==> flow/design.v <==
module FIFObuffer#(parameter DATA_SIZE=16, parameter SIZE=8, parameter ADDR_SIZE=$clog2(SIZE))( i_clk, i_data, i_read, i_write, i_en, o_data, i_reset, o_empty, o_full); 
input logic  i_clk, i_read, i_write, i_en, i_reset;
output logic  o_empty, o_full;
input logic   [DATA_SIZE-1:0]    i_data;
output logic [DATA_SIZE-1:0] o_data;
logic last_write_not_read;
logic [ADDR_SIZE:0]  counter = 0; 
logic [DATA_SIZE-1:0] FIFO [0:SIZE-1]; 
logic [ADDR_SIZE:0]  readCounter = 0,  writeCounter = 0; 
assign o_empty = (counter==0)? 1'b1:1'b0; 
assign o_full  = (counter==SIZE)? 1'b1:1'b0; 
assign o_data  = FIFO[readCounter]; 
always @ (posedge i_clk or posedge i_reset) 
    begin
        if(i_reset)
            last_write_not_read <= 0;
        else if(i_read && !i_write)
            last_write_not_read <= 0;
        else if(!i_read && i_write)
            last_write_not_read <= 1;
    end
always @ (posedge i_clk) 
begin 
 if (i_en==0); 
 else 
 begin 
      if (i_reset)
       begin 
         readCounter = 0; 
         writeCounter = 0; 
       end 
      else if (i_read ==1'b1 && counter!=0)
       begin 
         readCounter = readCounter+1; 
       end 
      else if (i_write==1'b1 && counter<SIZE)
       begin
         FIFO[writeCounter]  = i_data; 
         writeCounter  = writeCounter+1; 
       end 
      else; 
 end 
 if (writeCounter==SIZE) 
  writeCounter=0; 
 else if (readCounter==SIZE) 
          readCounter=0; 
      else;
 if (readCounter > writeCounter)
  begin 
    counter=SIZE-(readCounter-writeCounter); 
  end 
 else if (writeCounter > readCounter) 
  counter = writeCounter-readCounter; 
 else if(last_write_not_read)
    counter=SIZE;
else
    counter=0;
end 
endmodule
Reports on FIFObuffer --
Tool output for the design above, in the order of the flow. Lines are those of the file above, counted from 1. Library cell names are shortened. A cell with -- has no value.
Design: top FIFObuffer, clock input i_clk, standard-cell library sky130hd, corner tt_025C_1v80

Word level --
Yosys after proc, flatten, opt, wreduce and memory -nomap, before mapping. Memory bits, and registers merged into a memory's read port (data or address), are not among the register bits. Print and check cells are not counted. Equal cells are merged and count once. Memory sizes are those after Yosys's memory passes, which may raise the word count (mostly to a power of two), join words into wider ones and drop unused or constant bits.
Cells by class: $add $sub $neg 5, magnitude comparators 3, reduce/logical cells 9, muxes and demuxes 29, eq/ne operators 3
Operator list (number):
- 16-bit 2-to-1 mux | 4
- 4-bit 2-to-1 mux | 13
- 4-bit equality test (second input constant) | 3
- 3-bit 2-to-1 mux | 4
- 4-bit by 1-bit adder with 4-bit output (second input constant) | 2
- 4-bit subtractor | 2
- 4-bit greater-than comparator | 2
- 1-bit 2-to-1 mux | 8
- 1-bit logical AND | 4
- 4-bit subtractor (first input constant) | 1
- 4-bit less-than comparator (second input constant) | 1
- 4-bit zero test | 1
- 4-bit nonzero test | 1
- 1-bit zero test | 2
- 2-bit nonzero test | 1
Word-level totals: input port bits 21, flip-flop bits (word level) 13, RAM bits 128, output and inout port bits 18, memories 1
Memories:
- FIFO | depth 8, bits a word 16, read ports 1, wr ports 1, line 8 | logic [DATA_SIZE-1:0] FIFO [0:SIZE-1];

Longest topological paths --
Depth = most cells in a row (Yosys ltp): at word level without a register or memory, in the mapped netlist without a sequential cell, where the memories' decode and read muxes count.
Depth: depth after elaboration 11, ABC_AREA 0, mapped depth 13

Mapped cells and area --
Source: synth_stat.txt of the flow (Yosys; design flattened, memories mapped). It holds for the ABC_AREA given above (unset counts as 0); a run with the other value may have another netlist.
Cells by type:
- edfxtp_1 | number 128, total area 3.84E+03 um2
- mux4_2 | number 32, total area 720.691 um2
- dfxtp_1 | number 12, total area 240.23 um2
- nand2_1 | number 58, total area 217.709 um2
- ha_1 | number 8, total area 100.096 um2
- fa_1 | number 4, total area 80.077 um2
- nor2_1 | number 13, total area 48.797 um2
- inv_1 | number 11, total area 41.29 um2
- a21oi_1 | number 7, total area 35.034 um2
- mux2i_1 | number 3, total area 30.029 um2
- dfrtp_1 | number 1, total area 25.024 um2
- clkbuf_1 | number 6, total area 22.522 um2
- o211ai_4 | number 1, total area 21.27 um2
- o41a_4 | number 1, total area 21.27 um2
- buf_12 | number 1, total area 20.019 um2
- buf_2 | number 4, total area 20.019 um2
- nor3_1 | number 4, total area 20.019 um2
- o32a_1 | number 2, total area 20.019 um2
Other cell types: 36; their cells: 50.
Synthesis totals: flip-flops 141, sequential part of the area 4108.9 um2, mapped area 5903.2 um2, cell count 346, buffer cells 15

Worst setup path after synthesis --
Source: OpenSTA report_checks on the synthesized netlist (no wires, ideal clock, input and output delay 20% of the period each), path of least setup slack; recovery checks are left aside. Register names are those of the netlist, which keeps one name where synthesis merged equal registers.
Path post-synthesis: path kind input to register, from in i_write, to mem FIFO[0][0], stages on the path 4, buffers on the path 0, external input delay 0.750 ns, path delay 2.783 ns, data arrival time 3.097 ns, period 3.75 ns, path slack 0.217 ns, required time 3.314 ns, launch time at the first pin 0.750 ns, synthesis period reached 3.533 ns
"path delay" is the arrival time less input delay plus setup time. "stages on the path": output pins that drive a net of the path, with the launching flip-flop's if there is one; two outputs of one cell count as two. "synthesis period reached" = period - worst setup slack (recovery checks aside). The figure is calculated, with input and output delays left at 20% of the set period. Between the ends stands the longest chain of elaborated cells between them, by number of cells; it is not shown to be the way that was timed. Of several equally long chains one is given. Each line given opens the expression or statement behind the cell; cells for indexed reads and writes are added by Yosys, which also makes memories of some case tables. Only ways into the end's enable, where the timed path ends, are counted here.
Between the ends, post-synthesis: path through nor2b_1 -> and2_1 -> nand2_1 -> nor4b_1, length of the longest elaborated chain 5, elaborated cells on any way between the ends 9, RTL lines with such cells 4, classes of those cells mux: 8; reduce/logical: 1
Ends and longest elaborated chain, post-synthesis:
- from (decl) | line 2 | input logic  i_clk, i_read, i_write, i_en, i_reset;
- 1-bit logical AND | line 36 | else if (i_write==1'b1 && counter<SIZE)
- 3-bit 2-to-1 mux | line 36
- 3-bit 2-to-1 mux | line 32 | else if (i_read ==1'b1 && counter!=0)
- 3-bit 2-to-1 mux | line 27 | if (i_reset)
- 3-bit 2-to-1 mux | line 24 | if (i_en==0);
- to (decl) | line 8 | logic [DATA_SIZE-1:0] FIFO [0:SIZE-1];

Timing after layout --
Path of least setup slack in the final report of record 1 (OpenROAD, finished layout, wires in). Where an end is a register, its clock arrival counts in the times.
Path after layout: path kind register to output, from reg readCounter[1], to out o_data[4], buffers on the path 3, stages on the path 7, external output delay 0.87 ns, required time 3.47 ns, path slack 0.58 ns, data arrival time 2.89 ns, launch time at the first pin 0.41 ns, period 4.34 ns
Between the ends stands the longest chain of elaborated cells between them, by number of cells; it is not shown to be the way that was timed. Of several equally long chains one is given. The chain passes a memory read, where the word-level depth is cut; so it can be longer than that depth. A register here has more assigning lines than the two given.
Between the ends, after layout: path through dfxtp_1 -> clkbuf_1 -> buf_1 -> mux4_2 -> nand2_1 -> nand2_1 -> clkdlybuf4s50_1, length of the longest elaborated chain 1, elaborated cells on any way between the ends 1, RTL lines with such cells 1, classes of those cells memory: 1
Ends and longest elaborated chain, after layout:
- from (decl) | line 9 | logic [ADDR_SIZE:0]  readCounter = 0,  writeCounter = 0;
- from (assign) | line 29 | readCounter = 0;
- from (assign) | line 34 | readCounter = readCounter+1;
- memory 8 x 16 bit | line 8 | logic [DATA_SIZE-1:0] FIFO [0:SIZE-1];
- to (decl) | line 5 | output logic [DATA_SIZE-1:0] o_data;

# Flow runs of FIFObuffer

Record of 2 stored runs of the RTL-to-layout flow on FIFObuffer, platform sky130hd. The runs are unordered. Constraints: input delay and output delay 20% of the set period each, output load 0.01 pF.
"period achieved": clock period set for the run, less the worst setup slack. It is reckoned from that one timing run; input and output delays stay at 20% of the period that was set.
"power" rests on the timing tool's default activity at the inputs, not on a simulated workload.

[record 1] flow files
==> flow/run.sh <==
#!/bin/bash
# the make line also repeats the synthesis and layout settings of config.mk as NAME=value (left out here)
make -C /OpenROAD-flow-scripts/flow DESIGN_CONFIG=/design/flow/config.mk WORK_HOME=/design/flow/orfs CLKGATE_MAP_FILE= finish
==> flow/config.mk <==
export PLATFORM = sky130hd
export DESIGN_NAME = FIFObuffer
export DESIGN_NICKNAME = FIFObuffer
export VERILOG_FILES = /design/flow/design.v
export SDC_FILE = /design/flow/constraint.sdc
export NUM_CORES = 4
export LEC_CHECK = 0
export ABC_AREA = 0
export CAP_MARGIN = 25
export CORE_MARGIN = 2
export CORE_UTILIZATION = 16
export GPL_ROUTABILITY_DRIVEN = 1
export GPL_TIMING_DRIVEN = 0
export MAX_ROUTING_LAYER = met4
export PLACE_DENSITY = 0.66
export SETUP_SLACK_MARGIN = 0.14
export SLEW_MARGIN = 30
==> flow/constraint.sdc <==
create_clock -name core_clock -period 4.34 [get_ports {i_clk}]
set_input_delay 0.8680 -clock core_clock [delete_from_list [all_inputs] [get_ports {i_clk}]]
set_output_delay 0.8680 -clock core_clock [all_outputs]
set_load 0.01 [all_outputs]

[record 1] result: total die area 38447.4 um2; worst hold slack in the final report 0.537 ns; utilization after routing 0.21; smallest setup slack 0.580 ns; period achieved 3.760 ns; power 4.389 mW; cell area after synthesis 5903.2 um2

[record 2] flow files
==> flow/run.sh <==
#!/bin/bash
# the make line also repeats the synthesis and layout settings of config.mk as NAME=value (left out here)
make -C /OpenROAD-flow-scripts/flow DESIGN_CONFIG=/design/flow/config.mk WORK_HOME=/design/flow/orfs CLKGATE_MAP_FILE= finish
==> flow/config.mk <==
export PLATFORM = sky130hd
export DESIGN_NAME = FIFObuffer
export DESIGN_NICKNAME = FIFObuffer
export VERILOG_FILES = /design/flow/design.v
export SDC_FILE = /design/flow/constraint.sdc
export NUM_CORES = 4
export LEC_CHECK = 0
export CAP_MARGIN = 20
export CORE_MARGIN = 2
export CORE_UTILIZATION = 40
export SETUP_SLACK_MARGIN = -0.05
export SLEW_MARGIN = 20
==> flow/constraint.sdc <==
create_clock -name core_clock -period 3.47 [get_ports {i_clk}]
set_input_delay 0.6940 -clock core_clock [delete_from_list [all_inputs] [get_ports {i_clk}]]
set_output_delay 0.6940 -clock core_clock [all_outputs]
set_load 0.01 [all_outputs]

[record 2] result: total die area 15745.2 um2; worst hold slack in the final report 0.556 ns; utilization after routing 0.502; smallest setup slack 0.355 ns; period achieved 3.115 ns; power 5.342 mW; cell area after synthesis 5903.2 um2
